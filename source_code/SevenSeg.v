==> flow/design.v <==
module BCDto7SEG (A3,A2,A1,A0,S6,S5,S4,S3,S2,S1,S0);
input A3,A2,A1,A0;
output S6,S5,S4,S3,S2,S1,S0;
reg [6:0] out;
always @(A3,A2,A1,A0)
begin
case({A3,A2,A1,A0})
4'b0000 : out <= 7'b1111110;  
4'b0001 : out <= 7'b0110000;  
4'b0010 : out <= 7'b1101101;  
4'b0011 : out <= 7'b1111001;  
4'b0100 : out <= 7'b0110011;  
4'b0101 : out <= 7'b1011011;  
4'b0110 : out <= 7'b1011111;  
4'b0111 : out <= 7'b1110010;  
4'b1000 : out <= 7'b1111111;  
4'b1001 : out <= 7'b1111011;  
default : out <= 7'b0000000;  
endcase
end
assign {S6,S5,S4,S3,S2,S1,S0} = out;
endmodule
module BinarytoBCD8 (A,Out);
input [7:0] A;
output [9:0] Out;
wire [3:0] B1, B2, B3, B4, B5, B6, B7, C1, C2, C3, C4, C5, C6, C7;
wire NULL;
assign NULL = 0;
assign B1 = {NULL,A[7],A[6],A[5]};
Linedecoder L1(B1,C1);
assign B2 = {C1[2],C1[1],C1[0],A[4]};
Linedecoder L2(B2, C2);
assign B3 = {C2[2],C2[1],C2[0],A[3]};
Linedecoder L3(B3, C3);
assign B4 = {C3[2],C3[1],C3[0],A[2]};
assign B6 = {NULL,C1[3],C2[3],C3[3]};
Linedecoder L4(B4, C4);
Linedecoder L6(B6, C6);
assign B5 = {C4[2],C4[1],C4[0],A[1]};
assign B7 = {C6[2],C6[1],C6[0],C4[3]};
Linedecoder L5(B5, C5);
Linedecoder L7 (B7, C7);
assign Out = {C6[3],C7[3],C7[2],C7[1],C7[0],C5[3],C5[2],C5[1],C5[0],A[0]};
endmodule
module Linedecoder(A,S);
input [3:0] A;
output [3:0] S;
reg [3:0] out;
always @(A[3],A[2],A[1],A[0])
begin
case({A[3],A[2],A[1],A[0]})
4'b0000 : out <= 4'b0000;  
4'b0001 : out <= 4'b0001;  
4'b0010 : out <= 4'b0010;  
4'b0011 : out <= 4'b0011;  
4'b0100 : out <= 4'b0100;  
4'b0101 : out <= 4'b1000;  
4'b0110 : out <= 4'b1001;  
4'b0111 : out <= 4'b1010;  
4'b1000 : out <= 4'b1011;  
4'b1001 : out <= 4'b1100;  
default : out <= 4'b0000;  
endcase
end
assign {S[3],S[2],S[1],S[0]} = out;
endmodule
module SevenSeg(CLK,I,N_Reset,SEG_COM,SEG_DATA);
input CLK,N_Reset;
input [7:0] I;
output [7:0] SEG_COM;
output [7:0] SEG_DATA;
wire [9:0] T;
wire A1,B1,C1,D1,E1,F1,G1;
wire A2,B2,C2,D2,E2,F2,G2;
wire A3,B3,C3,D3,E3,F3,G3;
BinarytoBCD8 u1 (I,T);
BCDto7SEG u2_1(T[3],T[2],T[1],T[0], A1,B1,C1,D1,E1,F1,G1);  
BCDto7SEG u2_2(T[7],T[6],T[5],T[4], A2,B2,C2,D2,E2,F2,G2);  
BCDto7SEG u2_3(0,0,T[9],T[8], A3,B3,C3,D3,E3,F3,G3);  
SevenSeg_CTRL u3(CLK, N_Reset,{A1,B1,C1,D1,E1,F1,G1},{A2,B2,C2,D2,E2,F2,G2},{A3,B3,C3,D3,E3,F3,G3},0,0,0,0,0, SEG_COM, SEG_DATA);
endmodule
module SevenSeg_CTRL(
	iCLK,
	nRST,
	iSEG7,
	iSEG6,
	iSEG5,
	iSEG4,
	iSEG3,
	iSEG2,
	iSEG1,
	iSEG0,
	oS_COM,
	oS_ENS
);
input iCLK, nRST;
input [6:0] iSEG7, iSEG6, iSEG5, iSEG4,iSEG3, iSEG2, iSEG1, iSEG0;
output [7:0] oS_COM;
output [6:0] oS_ENS;  
reg [7:0] oS_COM;
reg [6:0] oS_ENS;
integer CNT_SCAN; 
always @(posedge iCLK)
begin
	if (nRST)
	  begin
		oS_COM <= 8'b00000000;
		oS_ENS <= 0;
	    CNT_SCAN = 0;
	  end
	else
	  begin
	  	if (CNT_SCAN >= 7)
	  	  CNT_SCAN = 0;
	  	else
	  	  CNT_SCAN = CNT_SCAN + 1;
	  	case (CNT_SCAN)
	  	  0 : 
	  	    begin
				oS_COM <= 8'b11111110;
				oS_ENS <= iSEG0;
	  	    end
	  	  1 : 
	  	    begin
				oS_COM <= 8'b11111101;
				oS_ENS <= iSEG1;
	  	    end
	  	  2 : 
	  	    begin
				oS_COM <= 8'b11111011;
				oS_ENS <= iSEG2;
	  	    end
	  	  3 : 
	  	    begin
				oS_COM <= 8'b11110111;
				oS_ENS <= iSEG3;
	  	    end
	  	  4 : 
	  	    begin
				oS_COM <= 8'b11101111;
				oS_ENS <= iSEG4;
	  	    end
	  	  5 : 
	  	    begin
				oS_COM <= 8'b11011111;
				oS_ENS <= iSEG5;
	  	    end
	  	  6 : 
	  	    begin
				oS_COM <= 8'b10111111;
				oS_ENS <= iSEG6;
	  	    end
	  	  7 : 
	  	    begin
				oS_COM <= 8'b01111111;
				oS_ENS <= iSEG7;
	  	    end			 
	  	  default : 
	  	    begin
	  	      oS_COM <= 8'b11111111;
				oS_ENS <= iSEG7;
	  	    end
	  	endcase
      end
end
endmodule
Reports on SevenSeg
What the tools print for SevenSeg, step after step.
Lines are those of the file above, counted from 1.
Operators carry their Yosys type and port widths (W data, S select, Z words).
The mark - stands for no value.

design
  top = SevenSeg
  clock = CLK
  standard-cell library = sky130hd
  timing corner = tt_025C_1v80

After elaboration
Source: Yosys, flattened and elaborated, memories not mapped. Widths are those after wreduce; folded enables and synchronous resets count as part of the registers. Registers that Yosys merges into a memory's read port (data or address) are not register bits. Print and check cells do not count. Equal cells are merged and count once.
Memory sizes are those after Yosys's memory passes, which may raise the word count (mostly to a power of two), join words into wider ones and drop unused or constant bits.

bit counts
  input port bits = 10
  memories kept = 10
  ROM bits = 784
  output and inout port bits = 16
  flip-flop bits (word level) = 47
  word-level cells = 28

memory list
  name              words  width  read ports  wr ports  RTL line  RTL
  (name not given)  16     7      1           0         7         case({A3,A2,A1,A0})
  (name not given)  16     7      1           0         7
  (name not given)  16     7      1           0         7
  (name not given)  16     4      1           0         51        case({A[3],A[2],A[1],A[0]})
  (name not given)  16     4      1           0         51
  (name not given)  16     4      1           0         51

Further memories, not shown: 4.

cells by class
  equality and inequality tests = 7
  reduce/logical cells = 2
  multiplexer cells = 4
  add/sub/neg operators = 1
  magnitude comparators = 1

operator list
  cell                     count
  $eq A32 B3 Y1 const B    4
  $eq A32 B2 Y1 const B    2
  $pmux W8 S8              1
  $mux W32                 2
  $eq A32 B1 Y1 const B    1
  $add A32 B2 Y32 const B  1
  $ge A32 B4 Y1 const B    1
  $logic_not A32 Y1        1
  $pmux W7 S3              1
  $reduce_or A5 Y1         1

Depth
Depth = most cells in a row (Yosys ltp): at word level without a register or memory, in the mapped netlist without a sequential cell, where the memories' decode and read muxes count.

logic depth
  depth in word-level cells = 6
  ABC_AREA = 1
  gate-level depth with buffers = 25
  mapped depth without buffers = 25

Synthesis result
Source: synth_stat.txt of the flow (Yosys; design flattened, memories mapped). It holds for the ABC_AREA given above (unset counts as 0); a run with the other value may have another netlist.

synthesis totals
  cells in the netlist = 539
  flip-flops = 47
  area of sequential cells = 940.9 sq um
  mapped area = 3350.7 sq um
  buffers = 10

cell types
  cell type                 count  area in all (sq um)
  sky130_fd_sc_hd__dfxtp_1  47     940.902
  sky130_fd_sc_hd__nand2_1  137    514.243
  sky130_fd_sc_hd__nor2_1   76     285.274
  sky130_fd_sc_hd__inv_1    69     258.998
  sky130_fd_sc_hd__nand3_1  40     200.192
  sky130_fd_sc_hd__ha_1     10     125.12
  sky130_fd_sc_hd__nor3_1   19     95.091
  sky130_fd_sc_hd__nand4_1  15     93.84
  sky130_fd_sc_hd__xor2_1   10     87.584
  sky130_fd_sc_hd__nor2_2   11     68.816
  sky130_fd_sc_hd__o21ai_0  13     65.062
  sky130_fd_sc_hd__nand2_2  10     62.56
  sky130_fd_sc_hd__nor2_4   5      56.304
  sky130_fd_sc_hd__a21oi_1  11     55.053
  sky130_fd_sc_hd__inv_2    14     52.55
  sky130_fd_sc_hd__nand3_2  4      40.038
  sky130_fd_sc_hd__a31oi_1  6      37.536
  sky130_fd_sc_hd__buf_6    3      33.782

Not listed: further types 21, cells in them 39.

Worst setup path after synthesis
OpenSTA on the mapped netlist: ideal clock, no wires. The path of least setup slack (recovery checks aside). Input and output delay are each 20% of the period. Register names are those of the netlist, which keeps one name where synthesis merged equal registers.

path post-synthesis
  kind = in2reg
  from = input port I[6]
  to = register u3.oS_ENS[3]
  data required time = 5.016 ns
  driving pins on the path = 22
  delay of the path = 1.941 ns
  clock period = 5.08 ns
  setup slack = 2.123 ns
  library setup time = 0.064 ns
  time at the first pin = 1.016 ns
  input delay = 1.016 ns
  arrival = 2.893 ns
  path buffers = 0
  period reached after synthesis = 2.957 ns

"delay of the path" = arrival - input delay + setup time.
"driving pins on the path" counts driving pins, that of a launching flip-flop among them; a cell with two outputs on the path counts twice.
"period reached after synthesis" is the clock period less the worst setup slack; recovery checks do not enter. This is arithmetic on one report: input and output delays are still those of the set period (20% each).
The rows between start and end are the longest chain of elaborated cells between them; the timing report does not say that the signal goes this way. Where chains are equally long, one stands for them.
A line is the first line of the expression or statement that the cell stems from. Yosys adds cells for indexed reads and writes and turns some case tables into memories.
A memory read counts as a cell of the chain, while the word-level depth stops at memories.
At most two assigning lines are given for a register; there are more.

between the ends, post-synthesis
  cell sequence = sky130_fd_sc_hd__nor2_2 -> sky130_fd_sc_hd__nand2_1 -> sky130_fd_sc_hd__nand2_1 -> sky130_fd_sc_hd__nand2_1 -> sky130_fd_sc_hd__nand2_1 -> sky130_fd_sc_hd__nand2_1 -> sky130_fd_sc_hd__nand3_1 -> sky130_fd_sc_hd__nand3_1 -> sky130_fd_sc_hd__nand3_1 -> sky130_fd_sc_hd__nand3_1 -> sky130_fd_sc_hd__nand2_2 -> sky130_fd_sc_hd__inv_2 -> sky130_fd_sc_hd__nor2_1 -> sky130_fd_sc_hd__inv_1 -> sky130_fd_sc_hd__ha_1 -> sky130_fd_sc_hd__inv_1 -> sky130_fd_sc_hd__nand2_1 -> sky130_fd_sc_hd__nand2_1 -> sky130_fd_sc_hd__nor2_1 -> sky130_fd_sc_hd__nand2_1 -> sky130_fd_sc_hd__nand2_1 -> sky130_fd_sc_hd__nor2_1
  length of the longest elaborated chain = 7
  elaborated cells on any way between the ends = 11
  source lines of those cells = 3
  those cells by class = mux: 1; memory: 10

ends and longest elaborated chain, post-synthesis
  item               RTL line  RTL
  from (decl)        69        input [7:0] I;
  $mem_v2 Z16 W4 x5  51        case({A[3],A[2],A[1],A[0]})
  $mem_v2 Z16 W7     7         case({A3,A2,A1,A0})
  $pmux W7 S3        117       case (CNT_SCAN)
  to (assign)        121       oS_ENS <= iSEG0;
  to (assign)        126       oS_ENS <= iSEG1;
  to (decl)          99        output [6:0] oS_ENS;

Path in the finished layout
From the final timing report of run 2: the path of least setup slack in the routed layout; clock arrival at registers is part of the times.

path post-layout
  kind = reg2reg
  from = register u3.CNT_SCAN[1]
  to = register u3.oS_ENS[2]
  path buffers = 2
  arrival = 2.86 ns
  setup slack = -0.37 ns
  data required time = 2.49 ns
  clock period = 2.25 ns
  library setup time = 0.06 ns
  driving pins on the path = 17
  time at the first pin = 0.31 ns

The rows between start and end are the longest chain of elaborated cells between them; the timing report does not say that the signal goes this way. Where chains are equally long, one stands for them.
At most two assigning lines are given for a register; there are more.

between the ends, post-layout
  cell sequence = sky130_fd_sc_hd__dfxtp_2 -> sky130_fd_sc_hd__ha_4 -> sky130_fd_sc_hd__nand2_4 -> sky130_fd_sc_hd__buf_6 -> sky130_fd_sc_hd__nor2_4 -> sky130_fd_sc_hd__buf_4 -> sky130_fd_sc_hd__xor2_1 -> sky130_fd_sc_hd__inv_1 -> sky130_fd_sc_hd__nand2_1 -> sky130_fd_sc_hd__nand3_2 -> sky130_fd_sc_hd__nor2_2 -> sky130_fd_sc_hd__nand3_4 -> sky130_fd_sc_hd__nand2_4 -> sky130_fd_sc_hd__nor2_4 -> sky130_fd_sc_hd__nand3_1 -> sky130_fd_sc_hd__nand2_1 -> sky130_fd_sc_hd__a21oi_2
  length of the longest elaborated chain = 6
  elaborated cells on any way between the ends = 13
  source lines of those cells = 4
  those cells by class = add/sub: 1; compare: 1; eq/ne: 6; mux: 3; reduce/logical: 2

ends and longest elaborated chain, post-layout
  item               RTL line  RTL
  from (decl)        102       integer CNT_SCAN;
  from (assign)      109       CNT_SCAN = 0;
  from (assign)      116       CNT_SCAN = CNT_SCAN + 1;
  $ge A32 B4 Y1      113       if (CNT_SCAN >= 7)
  $mux W32           113
  $mux W32           105       if (nRST)
  $logic_not A32 Y1  117       case (CNT_SCAN)
  $reduce_or A5 Y1   -
  $pmux W7 S3        117
  to (assign)        121       oS_ENS <= iSEG0;
  to (assign)        126       oS_ENS <= iSEG1;
  to (decl)          99        output [6:0] oS_ENS;

Subject: flow runs of SevenSeg

Hi,

Record of 2 stored runs of the RTL-to-layout flow on SevenSeg, platform sky130hd. The runs are unordered. Constraints: input delay and output delay 20% of the set period each, output load 0.01 pF.
"period achieved": clock period set for the run, less the worst setup slack. It is reckoned from that one timing run; input and output delays stay at 20% of the period that was set.
"time of the worst setup path": the worst setup path's part of the clock period (all of it between registers, 20% less for each end at a port) less its slack. A launch clock that arrives late makes it longer, a capture clock that arrives late makes it shorter.
"power" rests on the timing tool's default activity at the inputs, not on a simulated workload.
Settings: -- = not set for that run.
Results: -- = not shown.

setting or result                        run 1  run 2
period_ns                                1.93   2.25
CORE_UTILIZATION                         72     17
SETUP_SLACK_MARGIN                       0.02   --
PLACE_DENSITY_LB_ADDON                   0.01   0.3
ABC_AREA                                 0      1
GPL_ROUTABILITY_DRIVEN                   1      0
CAP_MARGIN                               20     20
CORE_MARGIN                              2      4
SLEW_MARGIN                              20     20
CELL_PAD_IN_SITES_DETAIL_PLACEMENT       --     2
GPL_TIMING_DRIVEN                        --     1
CTS_CLUSTER_SIZE                         --     63
CTS_CLUSTER_DIAMETER                     --     194
MIN_ROUTING_LAYER                        --     met1
standard-cell area after layout (sq um)  --     6123.4
chip area in the Yosys report (sq um)    --     3350.7
worst setup slack after layout (ns)      --     -0.372
sum of negative setup slack (ns)         --     -3.411
smallest hold slack (ns)                 --     0.483
power (µW)                               --     2866
area of the die (sq um)                  --     22019.6
period achieved (ns)                     --     2.622
time of the worst setup path (ns)        --     2.62
worst path kind                          --     reg2reg

Run 1: incomplete, clock tree synthesis halted on DPL-0038

Regards

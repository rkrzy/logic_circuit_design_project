==> flow/design.v <==
module HB_FULL_LED(
	RESETN, CLK, 
	R,G,B  
	);
	input RESETN, CLK;
	output [3:0]R,G,B;
	integer CNT; 
	integer R_REG,G_REG,B_REG;  
	reg [3:0] R,G,B;
always @(posedge RESETN or posedge CLK)
		begin
			if(RESETN) 
				begin
					CNT=0;
					R_REG =100;
					G_REG =0;
					B_REG =0;
				end
			else if(CNT<=4) 
				begin	
					R_REG =100;
					G_REG =0;
					B_REG =0;
				end
			else if(CNT<=7)  
				begin
					R_REG =100;
					G_REG =0;
					B_REG =0;
				end
			else if(CNT<=11)  
				begin
					R_REG =33;
					G_REG =33;
					B_REG =33;
				end
			else if(CNT<=14)  
				begin	 
					R_REG =0;
					G_REG =100;
					B_REG =0;
				end
			else if(CNT<=16)  
				begin	
					R_REG =0;
					G_REG =0;
					B_REG =100;
				end
			else if(CNT<=19)  
				begin
					R_REG =0;
					G_REG =0;
					B_REG =100;
				end
			else if(CNT<=22)  
				begin	
					R_REG =50;
					G_REG =0;
					B_REG =50;
				end
			else if(CNT>=99)
			begin 
			CNT=0;
			end
			else
			begin  
			CNT=CNT+1;
			end
		end
always @(posedge RESETN or posedge CLK)
		begin 
			if(RESETN) R=4'b0000;
			else if(CNT<=10) R=4'b1111;	
			else R=R+1;
		end 
always @(posedge RESETN or posedge CLK)
		begin
			if(RESETN) G=4'b0000;
			else if(CNT<=G_REG) G=4'b1111;	
			else G=G+1;
		end
always @(posedge RESETN or posedge CLK)
		begin
			if(RESETN) B=4'b0000;
			else if(CNT<=B_REG) B=4'b1111;	
			else B=B+1;
		end
endmodule
Step by step through the tools: HB_FULL_LED
What the tools print for HB_FULL_LED, step after step. Line numbers count from 1 in the design file above. Operators: Yosys type, input widths -> output width; for muxes data width and select width s. Cell names lack the library's common part. Not given: n/a

Top: HB_FULL_LED. Clock: CLK. Standard-cell library: sky130hd. Timing corner: tt_025C_1v80.

Word-level counts
Counts by Yosys on the flattened word-level netlist (proc, flatten, opt, wreduce; memories kept). Register bits leave out memories and registers merged into their read ports (data or address). Print and check cells are left out. Cells with the same type and inputs are merged into one.

The entry for add/subtract/negate cells reads 4. Under multiply operators stands 0. For divide/modulo/power cells the number is 0. Under order comparisons stands 11. The figure for equal/unequal tests is 0. For shifts and indexed selects the number is 0. The entry for muxes and demuxes reads 18. Bitwise operators: 7. For reduce/logical cells the number is 2.

Operator list (number): $mux 32 (15); $le 32x5->1 const B (3); $le 32x6->1 const B (3); $le 32x32->1 (2); $le 32x4->1 const B (2); $add 32x2->32 const B (1); $ge 32x8->1 const B (1); $add 4x1->4 const B (3); $mux 4 (3); $not 1->1 (7); $reduce_and 7->1 (1); $reduce_bool 7->1 (1).

Under flip-flop bits (word level) stands 108. The figure for latch bits is 0. The figure for RAM bits is 0. The figure for bits in read-only memories is 0. The entry for word width x clocked read ports reads 0. The figure for memories is 0. Input port bits: 2. The entry for output and inout port bits reads 12. The figure for word-level cells is 48.

Logic depth
Yosys ltp: most cells in a row. Word level: on the elaborated netlist, between registers, memories and ports. Mapped: between sequential cells and ports; inverters and the memories' decode and read muxes count.

Word-level depth: 8. The entry for ABC_AREA reads 0. Under mapped depth stands 7.

Netlist
Yosys stat after the flow's synthesis: flattened, memories mapped to cells. It holds for the ABC_AREA given above (unset counts as 0); a run with the other value may have another netlist.

Cell types (number): dfrtp_1 (50); ha_1 (14); nor2_1 (44); a21oi_1 (14); and3_1 (9); nand2_1 (15); o21ai_0 (11); inv_1 (14); nor4_4 (2); a211oi_1 (5); a31oi_1 (6); nor4_2 (3); a41oi_1 (4); nand3_1 (7); xor2_1 (4); buf_2 (6); nand3b_1 (4); o21a_1 (4).

Not listed: further types 29, cells in them 55.

Mapped cells: 271. The entry for chip area (Yosys) reads 2628.8 µm². Sequential area: 1251.2 µm². Under mapped flip-flops stands 50. For buffer cells the number is 11.

Path before layout
Path of least setup slack by OpenSTA after synthesis, without wires, with an ideal clock, recovery checks aside; 20% of the period is set as input and as output delay. Where synthesis merged equal registers, the netlist keeps one of their names.

Path kind: register -> register. Start point: register CNT[19]. End point: register CNT[0]. For period the number is 3160 ps. Setup time: 66 ps. The entry for arrival time reads 1807 ps. Data required time: 3094 ps. For setup slack the number is 1287 ps. Under delay of the path stands 1873 ps. Under driving pins on the path stands 6. Path buffers: 0. The figure for synthesis period reached is 1873 ps.

"delay of the path" = arrival - input delay + setup time. "driving pins on the path" counts driving pins, that of a launching flip-flop among them; a cell with two outputs on the path counts twice. "synthesis period reached" is the clock period less the worst setup slack; recovery checks do not enter. This is arithmetic on one report: input and output delays are still those of the set period (20% each). Between the ends stands the longest chain of elaborated cells between them, by number of cells; it is not shown to be the way that was timed. Of several equally long chains one is given. A line is the first line of the expression or statement that the cell stems from. Yosys adds cells for indexed reads and writes and turns some case tables into memories. A register here has more assigning lines than the two given.

Path through: dfrtp_1 > nor4_2 > nand4_2 > nor4_4 > or4b_1 > nand2_1. For length of the longest elaborated chain the number is 3. The entry for elaborated cells on any way between the ends reads 17.

RTL lines, path post-synthesis: start: declaration (line 7) `integer CNT;`; start: assignment (line 14) `CNT=0;`; start: assignment (line 67) `CNT=CNT+1;`; $le 32x6->1 (line 55) `else if(CNT<=22)`; $not 1->1; $reduce_and 7->1; end: assignment (line 63) `CNT=0;`; end: assignment (line 67); end: declaration (line 7).

Worst path after layout
From the final timing report of run 1: the path of least setup slack in the routed layout; clock arrival at registers is part of the times. The path's times are printed in steps of 10 ps; the period is the one set.

Path kind: register -> register. Start point: register CNT[19]. End point: register CNT[22]. For period the number is 2430 ps. Setup time: 70 ps. The entry for arrival time reads 2350 ps. Data required time: 2650 ps. For setup slack the number is 300 ps. Under driving pins on the path stands 7. Path buffers: 1.

Between the ends stands the longest chain of elaborated cells between them, by number of cells; it is not shown to be the way that was timed. Of several equally long chains one is given. A register here has more assigning lines than the two given.

Path through: dfrtp_1 > nor4_2 > nand4_2 > nor4_4 > nor2_1 > buf_4 > nor2_1. For length of the longest elaborated chain the number is 3. The entry for elaborated cells on any way between the ends reads 18.

RTL lines, path after layout: start: declaration (line 7) `integer CNT;`; start: assignment (line 14) `CNT=0;`; start: assignment (line 67) `CNT=CNT+1;`; $le 32x6->1 (line 55) `else if(CNT<=22)`; $not 1->1; $reduce_and 7->1; end: assignment (line 63) `CNT=0;`; end: assignment (line 67); end: declaration (line 7).

Lab notebook: HB_FULL_LED

Measured data: module HB_FULL_LED, platform sky130hd, 2 stored runs of the flow under differing settings, order arbitrary. Input and output delays are each 20% of the period that was set; the output load is 0.01 pF. "time on the worst setup path" means the part of the period allowed to the worst setup path (the constraints hold back 20% at inputs and 20% at outputs) less its slack; where the path has registers, the arrival times of their clocks count too. "time on the worst setup path" is known to 10 ps.

Run 1 has these settings: period_ns 2.43; CORE_UTILIZATION 22; SETUP_SLACK_MARGIN -0.08; PLACE_DENSITY_LB_ADDON 0.05; CORE_MARGIN 9; CELL_PAD_IN_SITES_GLOBAL_PLACEMENT 2; CTS_CLUSTER_SIZE 72; CTS_CLUSTER_DIAMETER 33; CAP_MARGIN 30; MIN_ROUTING_LAYER met2; MAX_ROUTING_LAYER met5; SLEW_MARGIN 20. The measured time on the worst setup path is 2130 ps. Critical path type: register -> register. The total die area is 16207.8 µm². For the utilization after layout the run shows 27.3%. The worst slack on setup checks reads 299 ps. The mapped cell area after synthesis comes to 2628.8 µm².

Run 2 has these settings: period_ns 1.99; CORE_UTILIZATION 29; SETUP_SLACK_MARGIN 0.54; PLACE_DENSITY_LB_ADDON 0.13; CORE_ASPECT_RATIO 1.15; CELL_PAD_IN_SITES_GLOBAL_PLACEMENT 2; CELL_PAD_IN_SITES_DETAIL_PLACEMENT 0; TNS_END_PERCENT 85; MAX_ROUTING_LAYER met4; CAP_MARGIN 20; CORE_MARGIN 2; SLEW_MARGIN 20. The measured time on the worst setup path is 1840 ps. Critical path type: register -> register. The total die area is 9844.0 µm². For the utilization after layout the run shows 41.0%. The worst slack on setup checks reads 150 ps. The mapped cell area after synthesis comes to 2628.8 µm².

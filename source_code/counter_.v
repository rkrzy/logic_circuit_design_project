==> flow/design.v <==
module counter_(clr, clk, hoho);
	input clr, clk;
	output hoho;
	reg [18:0] cnt;
	reg hoho;
	always@(posedge clk)
		begin
			begin
				cnt <= 19'b0000000000000000000;
				hoho <= 0;
			end
		if(cnt < 19'b1111111111111111111)
			begin
			cnt <= cnt + 1;
			hoho<=0;
			end
		else
				begin
			cnt <= 19'b0;
			hoho <= 1;
				end
	end
endmodule
### Step by step through the tools: counter_

The steps from the RTL of counter_ to its reports follow in flow order.
Line numbers count from 1 in the design file above.
A cell with -- has no value.

| set-up | value |
|---|---|
| top | counter_ |
| clock | clk |
| library | sky130hd |
| timing corner | tt_025C_1v80 |

### Word-level counts

Source: Yosys, flattened and elaborated, memories not mapped. Widths are those after wreduce; folded enables and synchronous resets count as part of the registers. Registers that Yosys merges into a memory's read port (data or address) are not register bits. Print and check cells do not count. Equal cells are merged and count once.

| bit counts | value |
|---|---|
| register bits after elaboration | 20 |
| input port bits | 2 |
| output and inout bits | 1 |
| word-level cells | 5 |

| operators by class | value |
|---|---|
| add/subtract/negate cells | 1 |
| magnitude comparators | 1 |
| muxes and demuxes | 1 |

Operators with widths:

| operator | count |
|---|---|
| 19-bit by 1-bit adder with 19-bit output (second input constant) | 1 |
| 19-bit less-than comparator (second input constant) | 1 |
| 1-bit two-way mux | 1 |

### Logic depth

Yosys ltp: most cells in a row. Word level: on the elaborated netlist, between registers, memories and ports. Mapped: between sequential cells and ports; inverters and the memories' decode and read muxes count.

| depth | value |
|---|---|
| word-level depth | 2 |
| ABC_AREA | 0 |
| depth in mapped cells | 5 |
| mapped depth without buffers | 5 |

### Synthesis result

The flow's flattened synthesis, as Yosys stat reports it; memories are mapped. The netlist is that of the ABC_AREA named above (0 if unset); the other value can give another one.

| mapped netlist | value |
|---|---|
| cells in the netlist | 88 |
| chip area (Yosys) | 845.8 um^2 |
| flip-flop cells | 20 |
| buffers | 2 |

Cells by type:

| cell type | count | area in all (um^2) |
|---|---|---|
| sky130_fd_sc_hd__dfxtp_1 | 20 | 400.384 |
| sky130_fd_sc_hd__xnor2_1 | 12 | 105.101 |
| sky130_fd_sc_hd__nor2_1 | 11 | 41.29 |
| sky130_fd_sc_hd__nand3_1 | 8 | 40.038 |
| sky130_fd_sc_hd__xor2_1 | 4 | 35.034 |
| sky130_fd_sc_hd__nand2_1 | 7 | 26.275 |
| sky130_fd_sc_hd__nand4_2 | 2 | 25.024 |
| sky130_fd_sc_hd__nor4_4 | 1 | 21.27 |
| sky130_fd_sc_hd__nand4_1 | 3 | 18.768 |
| sky130_fd_sc_hd__and4_1 | 2 | 17.517 |
| sky130_fd_sc_hd__nor3_1 | 3 | 15.014 |
| sky130_fd_sc_hd__ha_1 | 1 | 12.512 |
| sky130_fd_sc_hd__nor4_1 | 2 | 12.512 |
| sky130_fd_sc_hd__and4_2 | 1 | 10.01 |
| sky130_fd_sc_hd__o2111ai_1 | 1 | 8.758 |
| sky130_fd_sc_hd__buf_4 | 1 | 7.507 |
| sky130_fd_sc_hd__inv_1 | 2 | 7.507 |
| sky130_fd_sc_hd__or4_1 | 1 | 7.507 |

Not listed: further types 6, cells in them 6.

### Path before layout

Path of least setup slack by OpenSTA after synthesis, without wires, with an ideal clock, recovery checks aside; 20% of the period is set as input and as output delay. Where synthesis merged equal registers, the netlist keeps one of their names.

| timing post-synthesis | value |
|---|---|
| path type | register to register |
| from | reg cnt[2] |
| to | reg cnt[10] |
| period | 2.96 ns |
| setup time | 0.134 ns |
| time at the first pin | 0.000 ns |
| arrival | 1.315 ns |
| data required time | 2.826 ns |
| setup slack | 1.511 ns |
| path delay | 1.449 ns |
| stages on the path | 6 |
| buffers on the path | 1 |
| synthesis period reached | 1.449 ns |

"path delay" is the arrival time less input delay plus setup time.
"stages on the path": output pins that drive a net of the path, with the launching flip-flop's if there is one; two outputs of one cell count as two.
"synthesis period reached" = period - worst setup slack (recovery checks aside). The figure is calculated, with input and output delays left at 20% of the set period.
Between the ends stands the longest chain of elaborated cells between them, by number of cells; it is not shown to be the way that was timed. Of several equally long chains one is given.
A line is the first line of the expression or statement that the cell stems from. Yosys adds cells for indexed reads and writes and turns some case tables into memories.
A register here has more assigning lines than the two given.

| between the ends, post-synthesis | value |
|---|---|
| path through | sky130_fd_sc_hd__dfxtp_1 -> sky130_fd_sc_hd__and4_1 -> sky130_fd_sc_hd__buf_4 -> sky130_fd_sc_hd__nand4_2 -> sky130_fd_sc_hd__nor4_4 -> sky130_fd_sc_hd__nor2_1 |
| length of the longest elaborated chain | 1 |

RTL lines, path post-synthesis:

| item | line | text |
|---|---|---|
| start: declaration | 4 | `reg [18:0] cnt;` |
| start: assignment | 9 | `cnt <= 19'b0000000000000000000;` |
| start: assignment | 14 | `cnt <= cnt + 1;` |
| 19-bit by 1-bit adder with 19-bit output | 14 |  |
| end: assignment | 9 |  |
| end: assignment | 14 |  |
| end: declaration | 4 |  |

### Worst path after layout

Path of least setup slack in the final report of stored run 1 (OpenROAD, finished layout, wires in). Where an end is a register, its clock arrival counts in the times.

| timing after layout | value |
|---|---|
| path type | register to register |
| from | reg cnt[2] |
| to | reg cnt[12] |
| period | 2.51 ns |
| setup time | 0.12 ns |
| time at the first pin | 0.30 ns |
| arrival | 1.89 ns |
| data required time | 2.68 ns |
| setup slack | 0.79 ns |
| stages on the path | 5 |
| buffers on the path | 0 |

Between the ends stands the longest chain of elaborated cells between them, by number of cells; it is not shown to be the way that was timed. Of several equally long chains one is given.
A register here has more assigning lines than the two given.

| between the ends, after layout | value |
|---|---|
| path through | sky130_fd_sc_hd__dfxtp_1 -> sky130_fd_sc_hd__and4_1 -> sky130_fd_sc_hd__nand4_2 -> sky130_fd_sc_hd__nor4_4 -> sky130_fd_sc_hd__nor2_1 |
| length of the longest elaborated chain | 1 |

RTL lines, path after layout:

| item | line | text |
|---|---|---|
| start: declaration | 4 | `reg [18:0] cnt;` |
| start: assignment | 9 | `cnt <= 19'b0000000000000000000;` |
| start: assignment | 14 | `cnt <= cnt + 1;` |
| 19-bit by 1-bit adder with 19-bit output | 14 |  |
| end: assignment | 9 |  |
| end: assignment | 14 |  |
| end: declaration | 4 |  |

## Implementation results

Flow measurements of counter_ on sky130hd: 2 stored runs with different settings, listed in no order. Input and output delays are each 20% of the period that was set; the output load is 0.01 pF.
"clock period achieved": clock period set for the run, less the worst setup slack. It is reckoned from that one timing run; input and output delays stay at 20% of the period that was set.
"allowed time less slack (worst setup path)" is the time allowed to the run's worst setup path (the clock period less input and output delay, where it has them) less its slack. Clock arrival times count: a late capture clock shortens it, a late launch clock lengthens it.
"total power after layout": no workload was simulated; the value follows from the tool's default switching activity.
Settings: . = not set for that run.
A result given as . is not shown for that run.

| run name | period_ns | CORE_UTILIZATION | PLACE_DENSITY_LB_ADDON | CORE_ASPECT_RATIO | CORE_MARGIN | TNS_END_PERCENT | CTS_CLUSTER_SIZE | CAP_MARGIN | SLEW_MARGIN | SETUP_SLACK_MARGIN | CELL_PAD_IN_SITES_DETAIL_PLACEMENT | GPL_TIMING_DRIVEN | Yosys chip area after synthesis (um^2) | die outline area (um^2) | standard-cell area after layout (um^2) | utilization (%) | setup slack of the critical path (ns) | sum of negative setup slack (ns) | worst-case hold slack (ns) | total power after layout (mW) | clock period achieved (ns) | allowed time less slack (worst setup path) (ns) | critical path kind |
|---|---|---|---|---|---|---|---|---|---|---|---|---|---|---|---|---|---|---|---|---|---|---|---|
| stored run 1 | 2.51 | 72 | 0.29 | 1.26 | 5 | 80 | 60 | 5 | 20 | . | . | . | 845.8 | 1964.9 | 899.6 | 83.8 | 0.789 | 0.000 | 0.433 | 0.4969 | 1.721 | 1.72 | register to register |
| stored run 2 | 2.96 | 62 | 0.25 | . | 5 | 20 | 54 | 20 | 20 | -0.15 | 2 | 1 | . | . | . | . | . | . | . | . | . | . | . |

Stored run 2: stopped before the end: placement reported DPL-0033
